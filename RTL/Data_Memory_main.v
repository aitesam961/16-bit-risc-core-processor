==> flow/design.v <==
`timescale 1ns / 1ps
module Data_Memory_main(
			input 			clk,
			input 			rst,
			input				wr_en,
			input				rd_en,
			input	[15:0] data_in,
			input [5:0]  mem_address,		
			output [15:0] data_out
    );	
	 reg [15:0]  data_out_internal;
			reg [15:0] mem [63:0];
			always @(posedge clk or posedge rst)begin
				if(rst)begin
					data_out_internal <=  16'h0000;
					mem[0]  <=  16'h0000;
					mem[1]  <=  16'h0000;
					mem[2]  <=  16'h0000;
					mem[3]  <=  16'h0000;
					mem[4]  <=  16'h0000;
					mem[5]  <=  16'h0000;
					mem[6]  <=  16'h0000;
					mem[7]  <=  16'h0000;
					mem[8]  <=  16'h0000;
					mem[9]  <=  16'h0000;
					mem[10] <=  16'h0000;
					mem[11] <=  16'h0000;
					mem[12] <=  16'h0000;
					mem[13] <=  16'h0000;
					mem[14] <=  16'h0000;
					mem[15] <=  16'h0000;
					mem[16]  <=  16'h0000;
					mem[17]  <=  16'h0000;
					mem[18]  <=  16'h0000;
					mem[19]  <=  16'h0000;
					mem[20]  <=  16'h0000;
					mem[21]  <=  16'h0000;
					mem[22]  <=  16'h0000;
					mem[23]  <=  16'h0000;
					mem[24]  <=  16'h0000;
					mem[25]  <=  16'h0000;
					mem[26] <=  16'h0000;
					mem[27] <=  16'h0000;
					mem[28] <=  16'h0000;
					mem[29] <=  16'h0000;
					mem[30] <=  16'h0000;
					mem[31] <=  16'h0000;
					mem[32]  <=  16'h0000;
					mem[33]  <=  16'h0000;
					mem[34]  <=  16'h0000;
					mem[35]  <=  16'h0000;
					mem[36]  <=  16'h0000;
					mem[37]  <=  16'h0000;
					mem[38]  <=  16'h0000;
					mem[39]  <=  16'h0000;
					mem[40]  <=  16'h0000;
					mem[41]  <=  16'h0000;
					mem[42] <=  16'h0000;
					mem[43] <=  16'h0000;
					mem[44] <=  16'h0000;
					mem[45] <=  16'h0000;
					mem[46] <=  16'h0000;
					mem[47] <=  16'h0000;
					mem[48]  <=  16'h0000;
					mem[49]  <=  16'h0000;
					mem[50]  <=  16'h0000;
					mem[51]  <=  16'h0000;
					mem[52]  <=  16'h0000;
					mem[53]  <=  16'h0000;
					mem[54]  <=  16'h0000;
					mem[55]  <=  16'h0000;
					mem[56]  <=  16'h0000;
					mem[57]  <=  16'h0000;
					mem[58] <=  16'h0000;
					mem[59] <=  16'h0000;
					mem[60] <=  16'h0000;
					mem[61] <=  16'h0000;
					mem[62] <=  16'h0000;
					mem[63] <=  16'h0000;
				end
				else 
					if (wr_en) begin
					mem[mem_address] <= data_in;
					end
					else if(rd_en)begin
					data_out_internal <= mem[mem_address];
					end
			end
			assign data_out = data_out_internal;
endmodule
# Step by step through the tools: Data_Memory_main
# Tool output for the design above, in the order of the flow.
# Lines are those of the file above, counted from 1.
# Library cell names are shortened.
# The mark - stands for no value.
# design
top_module	Data_Memory_main
clock	clk
lib	sky130hd
corner	tt_025C_1v80

# Elaborated design
# Counts by Yosys on the flattened word-level netlist (proc, flatten, opt, wreduce). Print and check cells are left out. Cells with the same type and inputs are merged into one.
# classes
logic	1
mux	1
reduce_and_logical	66
eq_ne	63
# ops
cell	n
case mux 16 bit (select 64 bit)	1
== test 6 bit with constant B	32
AND reduction 2 bit	65
== test 6 x 5 -> 1 bit with constant B	16
== test 6 x 4 -> 1 bit with constant B	8
== test 6 x 3 -> 1 bit with constant B	4
== test 6 x 2 -> 1 bit with constant B	2
== test 6 x 1 -> 1 bit with constant B	1
zero test 6 bit	1
inverter 1 bit	1
# bits
output_inout_bits	16
regBits	1040
wordCells	196
in_bits	26

# Longest topological paths
# Longest topological path by Yosys (ltp), each cell counted once; first at word level (registers and memories cut), then after technology mapping (sequential cells cut; the memories' decode and read muxes count).
# logic_depth
word_depth	2
abc_area	0
ltp_mapped	11
depth_no_buf	6

# After synthesis
# Yosys stat after the flow's synthesis: flattened, memories mapped to cells. It holds for the ABC_AREA given above (unset counts as 0); a run with the other value may have another netlist.
# Totals and module areas in this step are rounded.
# synth_totals
ffs	1040
n_buf	327
seqArea_um2	26020
yosys_area_um2	46080
mapped_cells	3380
# by_type
cell	n	type_area_um2
dfrtp_1	1040	2.6E+04
mux2_2	1029	1.16E+04
a22oi_1	263	1.97E+03
a32oi_1	114	998.458
and3_1	114	713.184
buf_2	120	600.576
clkbuf_1	156	585.562
nand4_1	64	400.384
nand3_1	67	335.322
a2111oi_0	35	306.544
nor4_1	28	175.168
nand2_1	46	172.666
nor2_1	35	131.376
nor2_2	20	125.12
and2_1	19	118.864
o22ai_1	19	118.864
a21oi_1	23	115.11
a22o_1	13	113.859
# Other cell types: 52; their cells: 175.

# Worst setup path after synthesis
# OpenSTA on the mapped netlist: ideal clock, no wires. The path of least setup slack (recovery checks aside). Input and output delay are each 20% of the period. Register names are those of the netlist, which keeps one name where synthesis merged equal registers.
# synth_path
kind	input-to-reg
start	in mem_address[4]
end	reg mem[43][0]
setup_ps	125
t_first_pin_ps	458
path_delay_ps	1744
path_buffers	3
setup_slack_ps	88
period_ps	2290
in_delay_ps	458
required_ps	2165
stages	7
arrival_time_ps	2077
period_less_setup_slack_ps	2202
# "path_delay_ps" = arrival - input delay + setup time.
# "stages": output pins that drive a net of the path, with the launching flip-flop's if there is one; two outputs of one cell count as two.
# "period_less_setup_slack_ps" = period - worst setup slack (recovery checks aside). The figure is calculated, with input and output delays left at 20% of the set period.
# The rows between start and end are the longest chain of elaborated cells between them; the timing report does not say that the signal goes this way. Where chains are equally long, one stands for them.
# Each line given opens the expression or statement behind the cell; cells for indexed reads and writes are added by Yosys, which also makes memories of some case tables.
# synth_between
path_cell_list	buf_2 > nor2b_2 > buf_2 > nand2_1 > nor2_1 > buf_4 > mux2_2
elab_chain_cells	2
cells_between	2
cone_classes	eq/ne (1); reduce/logical (1)
# synth_rtl
item	line_no	text
start, declared	8	input [5:0] mem_address,
== test 6 bit	83	mem[mem_address] <= data_in;
AND reduction 2 bit	-
end, assigned	59	mem[43] <= 16'h0000;
end, assigned	83
end, declared	12	reg [15:0] mem [63:0];

# Path in the finished layout
# From the final timing report of flow run 1: the path of least setup slack in the routed layout; clock arrival at registers is part of the times.
# The report prints the path's times to 10 ps; the period is as set.
# layout_path
kind	input-to-reg
start	in mem_address[0]
end	reg data_out_internal[2]
t_first_pin_ps	330
arrival_time_ps	2810
setup_slack_ps	-620
setup_ps	150
stages	13
period_ps	1640
required_ps	2190
in_delay_ps	330
path_buffers	7
# The rows between start and end are the longest chain of elaborated cells between them; the timing report does not say that the signal goes this way. Where chains are equally long, one stands for them.
# layout_between
path_cell_list	buf_8 > buf_12 > buf_12 > nor4bb_4 > buf_4 > and2_4 > buf_6 > buf_6 > a22oi_2 > nand4_1 > buf_6 > nor4_4 > a21oi_1
elab_chain_cells	2
cells_between	65
cone_classes	eq/ne (63); mux (1); reduce/logical (1)
# layout_rtl
item	line_no	text
start, declared	8	input [5:0] mem_address,
== test 6 bit	86	data_out_internal <= mem[mem_address];
case mux 16 bit (select 64 bit)	86
end, assigned	15	data_out_internal <= 16'h0000;
end, assigned	86
end, declared	11	reg [15:0] data_out_internal;

Hand-over note for Data_Memory_main

Module Data_Memory_main, platform sky130hd: 2 stored runs of the flow (Yosys, OpenROAD) with differing settings, in no particular order. Input and output delays are each 20% of the period that was set; the output load is 0.01 pF.
"timing.achieved_period_ps" is the run's clock period less its worst setup slack. It is reckoned from that one timing run; input and output delays stay at 20% of the period that was set.
"worst_path_time_ps" = time allowed to the worst setup path (clock period - input delay - output delay, where it has them) - its slack; a late launch clock adds to it, a late capture clock takes from it.
"power_mw" rests on the timing tool's default activity at the inputs, not on a simulated workload.
"worst_path_time_ps" is known to 10 ps.
The measured numbers are rounded.

Flow run 1, flow files:
==> flow/run.sh <==
#!/bin/bash
# the make line also repeats the synthesis and layout settings of config.mk as NAME=value (left out here)
make -C /OpenROAD-flow-scripts/flow DESIGN_CONFIG=/design/flow/config.mk WORK_HOME=/design/flow/orfs CLKGATE_MAP_FILE= finish
==> flow/config.mk <==
export PLATFORM = sky130hd
export DESIGN_NAME = Data_Memory_main
export DESIGN_NICKNAME = Data_Memory_main
export VERILOG_FILES = /design/flow/design.v
export SDC_FILE = /design/flow/constraint.sdc
export NUM_CORES = 4
export LEC_CHECK = 0
export CAP_MARGIN = 20
export CELL_PAD_IN_SITES_DETAIL_PLACEMENT = 0
export CELL_PAD_IN_SITES_GLOBAL_PLACEMENT = 1
export CORE_MARGIN = 2
export CORE_UTILIZATION = 63
export CTS_CLUSTER_SIZE = 72
export GPL_ROUTABILITY_DRIVEN = 1
export MAX_ROUTING_LAYER = met4
export PLACE_DENSITY_LB_ADDON = 0.23
export SETUP_SLACK_MARGIN = 0.38
export SLEW_MARGIN = 20
==> flow/constraint.sdc <==
create_clock -name core_clock -period 1.64 [get_ports {clk}]
set_input_delay 0.3280 -clock core_clock [delete_from_list [all_inputs] [get_ports {clk}]]
set_output_delay 0.3280 -clock core_clock [all_outputs]
set_load 0.01 [all_outputs]

==> results of flow run 1, as CSV <==
result,value
worst_path_time_ps,1930
timing.worst_path_kind,"input-to-reg"
setup_tns_ps,-160300
setup_ws_ps,-619
finish.stdcell_area_um2,63290
yosys.chip_area_um2,46080
final_die_area_um2,75330
power_mw,65.27
util_frac,0.87
timing.achieved_period_ps,2259

Flow run 2, flow files:
==> flow/run.sh <==
#!/bin/bash
# the make line also repeats the synthesis and layout settings of config.mk as NAME=value (left out here)
make -C /OpenROAD-flow-scripts/flow DESIGN_CONFIG=/design/flow/config.mk WORK_HOME=/design/flow/orfs CLKGATE_MAP_FILE= finish
==> flow/config.mk <==
export PLATFORM = sky130hd
export DESIGN_NAME = Data_Memory_main
export DESIGN_NICKNAME = Data_Memory_main
export VERILOG_FILES = /design/flow/design.v
export SDC_FILE = /design/flow/constraint.sdc
export NUM_CORES = 4
export LEC_CHECK = 0
export ABC_AREA = 0
export CAP_MARGIN = 20
export CELL_PAD_IN_SITES_GLOBAL_PLACEMENT = 2
export CORE_ASPECT_RATIO = 1.27
export CORE_MARGIN = 2
export CORE_UTILIZATION = 37
export CTS_CLUSTER_SIZE = 92
export MAX_ROUTING_LAYER = met4
export MIN_ROUTING_LAYER = met2
export PLACE_DENSITY_LB_ADDON = 0.04
export SETUP_SLACK_MARGIN = 0.79
export SLEW_MARGIN = 30
export TNS_END_PERCENT = 75
==> flow/constraint.sdc <==
create_clock -name core_clock -period 2.81 [get_ports {clk}]
set_input_delay 0.5620 -clock core_clock [delete_from_list [all_inputs] [get_ports {clk}]]
set_output_delay 0.5620 -clock core_clock [all_outputs]
set_load 0.01 [all_outputs]

Flow run 2: not finished: routing ended with error GRT-0232

End of note.
