==> flow/design.v <==
`timescale 1ns / 1ps
module R_16B(
    input clk,
    input rst,
	 input we,
    input [15:0] din,
    output reg [15:0] dout
    );
	 always @(posedge clk or posedge rst) 
		begin
			if (rst) begin
				 dout <= 16'h0000;
			end
			else begin
				if (we == 1) begin
				 dout <= din;
				 end
			end
	 end
endmodule
`timescale 1ns / 1ps
module Register_File(
    input clk,
    input rst,
    input [3:0] reg_file_Rs,
    input [3:0] reg_file_Rt,
    input [3:0] reg_file_Rd,
    input [15:0] reg_dataWrite,
    input  reg_wr,
    output reg [15:0] reg_file_Rout1,
    output reg [15:0] reg_file_Rout2   
    );
	 wire [15:0] Out1, Out2, Out3, Out4, Out5, Out6, Out7, Out8, Out9, Out10, Out11, Out12, Out13, Out14, Out15,  Out16; 		
	 wire [15:0] we;
	 reg [15:0] res;
	 always @(reg_file_Rd)begin
			 case(reg_file_Rd)
				 4'b0000 : begin res <= 16'b0000000000000001; end
				 4'b0001 : begin res <= 16'b0000000000000010; end
				 4'b0010 : begin res <= 16'b0000000000000100; end
				 4'b0011 : begin res <= 16'b0000000000001000; end
				 4'b0100 : begin res <= 16'b0000000000010000; end
				 4'b0101 : begin res <= 16'b0000000000100000; end
				 4'b0110 : begin res <= 16'b0000000001000000; end
				 4'b0111 : begin res <= 16'b0000000010000000; end
				 4'b1000 : begin res <= 16'b0000000100000000; end
				 4'b1001 : begin res <= 16'b0000001000000000; end
				 4'b1010 : begin res <= 16'b0000010000000000; end
				 4'b1011 : begin res <= 16'b0000100000000000; end
				 4'b1100 : begin res <= 16'b0001000000000000; end
				 4'b1101 : begin res <= 16'b0010000000000000; end
				 4'b1110 : begin res <= 16'b0100000000000000; end
				 4'b1111 : begin res <= 16'b1000000000000000; end
				 default : begin res	<= 16'b0000000000000000; end
		 endcase
	 end
	 assign we[0]  = res[0]  & reg_wr;
	 assign we[1]  = res[1]  & reg_wr;
	 assign we[2]  = res[2]  & reg_wr;
	 assign we[3]  = res[3]  & reg_wr;
	 assign we[4]  = res[4]  & reg_wr;
	 assign we[5]  = res[5]  & reg_wr;
	 assign we[6]  = res[6]  & reg_wr;
	 assign we[7]  = res[7]  & reg_wr;
	 assign we[8]  = res[8]  & reg_wr;
	 assign we[9]  = res[9]  & reg_wr;
	 assign we[10] = res[10] & reg_wr;
	 assign we[11] = res[11] & reg_wr;
	 assign we[12] = res[12] & reg_wr;
	 assign we[13] = res[13] & reg_wr;
	 assign we[14] = res[14] & reg_wr;
	 assign we[15] = res[15] & reg_wr;
	 R_16B Rs1  (clk,	rst, 	we[0] 	 ,	reg_dataWrite		,		 Out1 );
	 R_16B Rs2  (clk,	rst,	we[1] 	 ,	reg_dataWrite		,		 Out2 );
	 R_16B Rs3  (clk,	rst,	we[2] 	 ,	reg_dataWrite		,		 Out3 );
	 R_16B Rs4  (clk,	rst,	we[3] 	 ,	reg_dataWrite		,		 Out4 );
	 R_16B Rs5  (clk,	rst,	we[4] 	 ,	reg_dataWrite		,		 Out5 );
	 R_16B Rs6  (clk,	rst,	we[5] 	 ,	reg_dataWrite		,		 Out6 );
	 R_16B Rs7  (clk,	rst,	we[6] 	 ,	reg_dataWrite		,		 Out7 );
	 R_16B Rs8  (clk,	rst,	we[7] 	 ,	reg_dataWrite		,		 Out8 );
	 R_16B Rs9  (clk,	rst,	we[8] 	 ,	reg_dataWrite		,		 Out9 );
	 R_16B Rs10 (clk,	rst,	we[9] 	 ,	reg_dataWrite		,		 Out10 );
	 R_16B Rs11 (clk,	rst,	we[10]	 ,	reg_dataWrite		,		 Out11 );
	 R_16B Rs12 (clk,	rst,	we[11]	 ,	reg_dataWrite		,		 Out12 );
	 R_16B Rs13 (clk,	rst,	we[12]	 ,	reg_dataWrite		,		 Out13 );
	 R_16B Rs14 (clk,	rst,	we[13]	 ,	reg_dataWrite		,		 Out14 );
	 R_16B Rs15 (clk,	rst,	we[14]	 ,	reg_dataWrite		,		 Out15 );
	 R_16B Rs16 (clk,	rst,	we[15]	 ,	reg_dataWrite		, 	  	 Out16 );
	 always @ (reg_file_Rs or Out1  or
	                 Out2  or
	                 Out3  or
	                 Out4  or
	                 Out5  or
	                 Out6  or
	                 Out7  or
	                 Out8  or
	                 Out9   or
	                 Out10  or
	                 Out11  or
	                 Out12  or
	                 Out13  or
	                 Out14  or
	                 Out15  or
	                 Out16  ) begin
		case(reg_file_Rs)
			4'b0000	:  begin		reg_file_Rout1	 	= Out1;		end
			4'b0001	:	begin		reg_file_Rout1 	= Out2;     end
			4'b0010	:	begin		reg_file_Rout1		= Out3;     end
			4'b0011	:	begin		reg_file_Rout1		= Out4;     end
			4'b0100	:	begin		reg_file_Rout1		= Out5;     end
			4'b0101	:	begin		reg_file_Rout1		= Out6;     end
			4'b0110	:	begin		reg_file_Rout1		= Out7;     end
			4'b0111	:	begin		reg_file_Rout1		= Out8;     end
			4'b1000	:	begin		reg_file_Rout1		= Out9;     end
			4'b1001	:	begin		reg_file_Rout1		= Out10;    end
			4'b1010	:	begin		reg_file_Rout1	 	= Out11;    end
			4'b1011	:	begin		reg_file_Rout1 	= Out12;    end
			4'b1100	:	begin		reg_file_Rout1 	= Out13;    end
			4'b1101	:	begin		reg_file_Rout1 	= Out14;    end
			4'b1110	:	begin		reg_file_Rout1 	= Out15;    end
			4'b1111	:	begin		reg_file_Rout1		= Out16;    end
			default  :  begin    reg_file_Rout1		= 0;			end
		endcase         
	 end
	 always @ (reg_file_Rt or Out1  or
	                 Out2  or
	                 Out3  or
	                 Out4  or
	                 Out5  or
	                 Out6  or
	                 Out7  or
	                 Out8  or
	                 Out9   or
	                 Out10  or
	                 Out11  or
	                 Out12  or
	                 Out13  or
	                 Out14  or
	                 Out15  or
	                 Out16  ) begin
			case(reg_file_Rt)
				4'b0000	 :  begin	  reg_file_Rout2	 = Out1;		end
				4'b0001	 :	 begin	  reg_file_Rout2   = Out2;		end
				4'b0010	 :  begin	  reg_file_Rout2	 = Out3;		end
				4'b0011	 :  begin	  reg_file_Rout2	 = Out4;    end
				4'b0100	 :	 begin	  reg_file_Rout2	 = Out5;		end
				4'b0101	 :	 begin	  reg_file_Rout2	 = Out6;   	end
				4'b0110	 :  begin	  reg_file_Rout2	 = Out7;   	end
				4'b0111	 :	 begin	  reg_file_Rout2	 = Out8;   	end
				4'b1000	 :	 begin	  reg_file_Rout2	 = Out9;		end
				4'b1001	 :  begin	  reg_file_Rout2	 = Out10;  	end
				4'b1010	 :	 begin	  reg_file_Rout2	 = Out11;  	end
				4'b1011	 :	 begin	  reg_file_Rout2   = Out12;  	end
				4'b1100	 :	 begin	  reg_file_Rout2   = Out13;	end
				4'b1101	 :  begin	  reg_file_Rout2   = Out14;  	end
				4'b1110	 :  begin	  reg_file_Rout2   = Out15;  	end
				4'b1111	 :	 begin	  reg_file_Rout2	 = Out16;  	end
				default   :  begin     reg_file_Rout2		= 0;		end
			endcase
	 end
endmodule
## Reports on Register_File

Tool output for the design above, in the order of the flow.
Line numbers count from 1 in the design file above.
Cell names lack the library's common part.
Not given: n/a

- Top: Register_File
- Clock input: clk
- Cell library: sky130hd
- Library corner: tt_025C_1v80

## Word level

Counts by Yosys on the flattened word-level netlist (proc, flatten, opt, wreduce; memories kept). Register bits leave out memories and registers merged into their read ports (data or address); mux counts leave out enables and synchronous resets folded into registers. Print and check cells are left out. Cells with the same type and inputs are merged into one.
Memory sizes are those after Yosys's memory passes, which may raise the word count (mostly to a power of two), join words into wider ones and drop unused or constant bits.

- Equality and inequality tests: 30
- Mux-type cells: 2
- Bitwise logic cells: 16
- Reduce/logical cells: 2

Operators by type and width:

| cell | count |
|---|---|
| 16-bit parallel mux with 16-bit select | 2 |
| 4-bit == test (second input constant) | 16 |
| 4-bit by 3-bit == test with 1-bit output (second input constant) | 8 |
| 1-bit AND | 16 |
| 4-bit by 2-bit == test with 1-bit output (second input constant) | 4 |
| 4-bit by 1-bit == test with 1-bit output (second input constant) | 2 |
| 4-bit logical NOT | 2 |

- Bits in registers: 256
- Memory bits (read-only): 256
- Memories: 1
- Input bits: 31
- Output and inout port bits: 32
- Cells after elaboration: 67

Memories:

| name | words | bits a word | rd ports | write ports | line | source |
|---|---|---|---|---|---|---|
| (name not given) | 16 | 16 | 1 | 0 | 37 | `case(reg_file_Rd)` |

## Logic depth

Depth = most cells in a row (Yosys ltp): at word level without a register or memory, in the mapped netlist without a sequential cell, where the memories' decode and read muxes count.

- Depth after elaboration: 2
- ABC_AREA: 1
- Depth in mapped cells: 10
- Gate-level depth less buffers: 8

## After synthesis

Yosys stat after the flow's synthesis: flattened, memories mapped to cells. It holds for the ABC_AREA given above (unset counts as 0); a run with the other value may have another netlist.
The area totals of this step are shown rounded.

- Cells in the netlist: 2026
- Synthesis area: 14100 um2
- Area of sequential cells: 6410 um2
- Flip-flop cells: 256
- Buffers: 143

Cell types:

| cell | count | total area (um2) |
|---|---|---|
| dfrtp_1 | 256 | 6.41E+03 |
| nand2_1 | 622 | 2.33E+03 |
| nand3_1 | 422 | 2.11E+03 |
| o21ai_0 | 176 | 880.845 |
| nor2_1 | 173 | 649.373 |
| inv_1 | 122 | 457.939 |
| clkbuf_1 | 91 | 341.578 |
| a21oi_1 | 64 | 320.307 |
| buf_2 | 52 | 260.25 |
| o21a_1 | 16 | 120.115 |
| nor2_2 | 13 | 81.328 |
| clkinv_1 | 7 | 26.275 |
| nor3_2 | 2 | 20.019 |
| inv_2 | 4 | 15.014 |
| nor3_1 | 3 | 15.014 |
| nor4_2 | 1 | 12.512 |
| nand2_2 | 1 | 6.256 |
| nand4_1 | 1 | 6.256 |

## Timing after synthesis

Source: OpenSTA report_checks on the synthesized netlist (no wires, ideal clock, input and output delay 20% of the period each), path of least setup slack; recovery checks are left aside. Register names are those of the netlist, which keeps one name where synthesis merged equal registers.

- Kind: input to output
- From: input reg_file_Rt[0]
- To: output reg_file_Rout2[10]
- Period: 2750 ps
- Input delay: 550 ps
- External output delay: 550 ps
- Launch time at the first pin: 550 ps
- Arrival: 1559 ps
- Data required time: 2200 ps
- Setup slack: 641 ps
- Delay of the path: 1009 ps
- Driving pins on the path: 6
- Buffers on the path: 1
- Synthesis period reached: 2109 ps

"delay of the path" is the arrival time less input delay plus setup time.
At an output port there is no setup time.
"driving pins on the path": output pins that drive a net of the path, with the launching flip-flop's if there is one; two outputs of one cell count as two.
"synthesis period reached" is the clock period less the worst setup slack; recovery checks do not enter. This is arithmetic on one report: input and output delays are still those of the set period (20% each).
The rows between start and end are the longest chain of elaborated cells between them; the timing report does not say that the signal goes this way. Where chains are equally long, one stands for them.
Each line given opens the expression or statement behind the cell; cells for indexed reads and writes are added by Yosys, which also makes memories of some case tables.

- Path through: nor2_2 > inv_1 > nor3_2 > clkbuf_1 > nand2_1 > nand3_1
- Length of the longest elaborated chain: 2
- Elaborated cells on any way between the ends: 17
- Source lines of those cells: 1
- Those cells by class: eq/ne (15); mux (1); reduce/logical (1)

Ends and longest elaborated chain, after synthesis:

| item | line | source |
|---|---|---|
| start: declaration | 26 | `input [3:0] reg_file_Rt,` |
| 4-bit == test | 141 | `case(reg_file_Rt)` |
| 16-bit parallel mux with 16-bit select | 141 |  |
| end: declaration | 31 | `output reg [15:0] reg_file_Rout2` |

## Path in the finished layout

From the final timing report of run 1: the path of least setup slack in the routed layout; clock arrival at registers is part of the times.
The report prints the path's times to 10 ps; the period is as set.

- Kind: input to output
- From: input reg_file_Rt[3]
- To: output reg_file_Rout2[2]
- Period: 2140 ps
- Input delay: 430 ps
- External output delay: 430 ps
- Launch time at the first pin: 430 ps
- Arrival: 1960 ps
- Data required time: 1710 ps
- Setup slack: -250 ps
- Driving pins on the path: 15
- Buffers on the path: 8

The rows between start and end are the longest chain of elaborated cells between them; the timing report does not say that the signal goes this way. Where chains are equally long, one stands for them.

- Path through: buf_6 > buf_6 > buf_6 > nor2_4 > buf_6 > buf_16 > buf_6 > buf_12 > nand3_2 > nand2_1 > nor2_2 > nand2_1 > inv_2 > nand3_4 > buf_6
- Length of the longest elaborated chain: 2
- Elaborated cells on any way between the ends: 17
- Source lines of those cells: 1
- Those cells by class: eq/ne (15); mux (1); reduce/logical (1)

Ends and longest elaborated chain, post-layout:

| item | line | source |
|---|---|---|
| start: declaration | 26 | `input [3:0] reg_file_Rt,` |
| 4-bit == test | 141 | `case(reg_file_Rt)` |
| 16-bit parallel mux with 16-bit select | 141 |  |
| end: declaration | 31 | `output reg [15:0] reg_file_Rout2` |

Data sheet: physical implementation of Register_File

Stored flow runs of Register_File (2 of them; Yosys, OpenROAD, sky130hd). They differ in their settings and are not a sequence. Constraints: input delay and output delay 20% of the set period each, output load 0.01 pF.
"period achieved" = clock period - worst setup slack. The figure is calculated, with input and output delays left at 20% of the set period.
"critical setup path time" means the part of the period allowed to the worst setup path (the constraints hold back 20% at inputs and 20% at outputs) less its slack; where the path has registers, the arrival times of their clocks count too.
"power consumption" rests on the timing tool's default activity at the inputs, not on a simulated workload.
"critical setup path time" is given in steps of 10 ps.
Values from the reports are rounded here.
A setting shown as - is not set for that run.

| name | run 1 | run 2 |
|---|---|---|
| period_ns | 2.14 | 2.28 |
| CORE_UTILIZATION | 19 | 40 |
| SETUP_SLACK_MARGIN | 0.57 | 0.06 |
| PLACE_DENSITY_LB_ADDON | 0.06 | - |
| CORE_MARGIN | 5 | 2 |
| ABC_AREA | 1 | - |
| CTS_CLUSTER_DIAMETER | 357 | - |
| CAP_MARGIN | 5 | 20 |
| MAX_ROUTING_LAYER | met4 | - |
| SLEW_MARGIN | 20 | 20 |
| post-route utilization (%) | 30.5 | 56.6 |
| area of the die (um2) | 79600 | 35900 |
| setup slack of the worst path (ps) | -251 | -514 |
| synthesized cell area (um2) | 14100 | 13800 |
| critical setup path time (ps) | 1530 | 2340 |
| worst path kind | input to output | register to output |
| period achieved (ps) | 2391 | 2794 |
| power consumption (mW) | 17.0 | 15.2 |
| total negative slack (ps) | -3500 | -4540 |
| standard-cell area after layout (um2) | 22300 | 19100 |
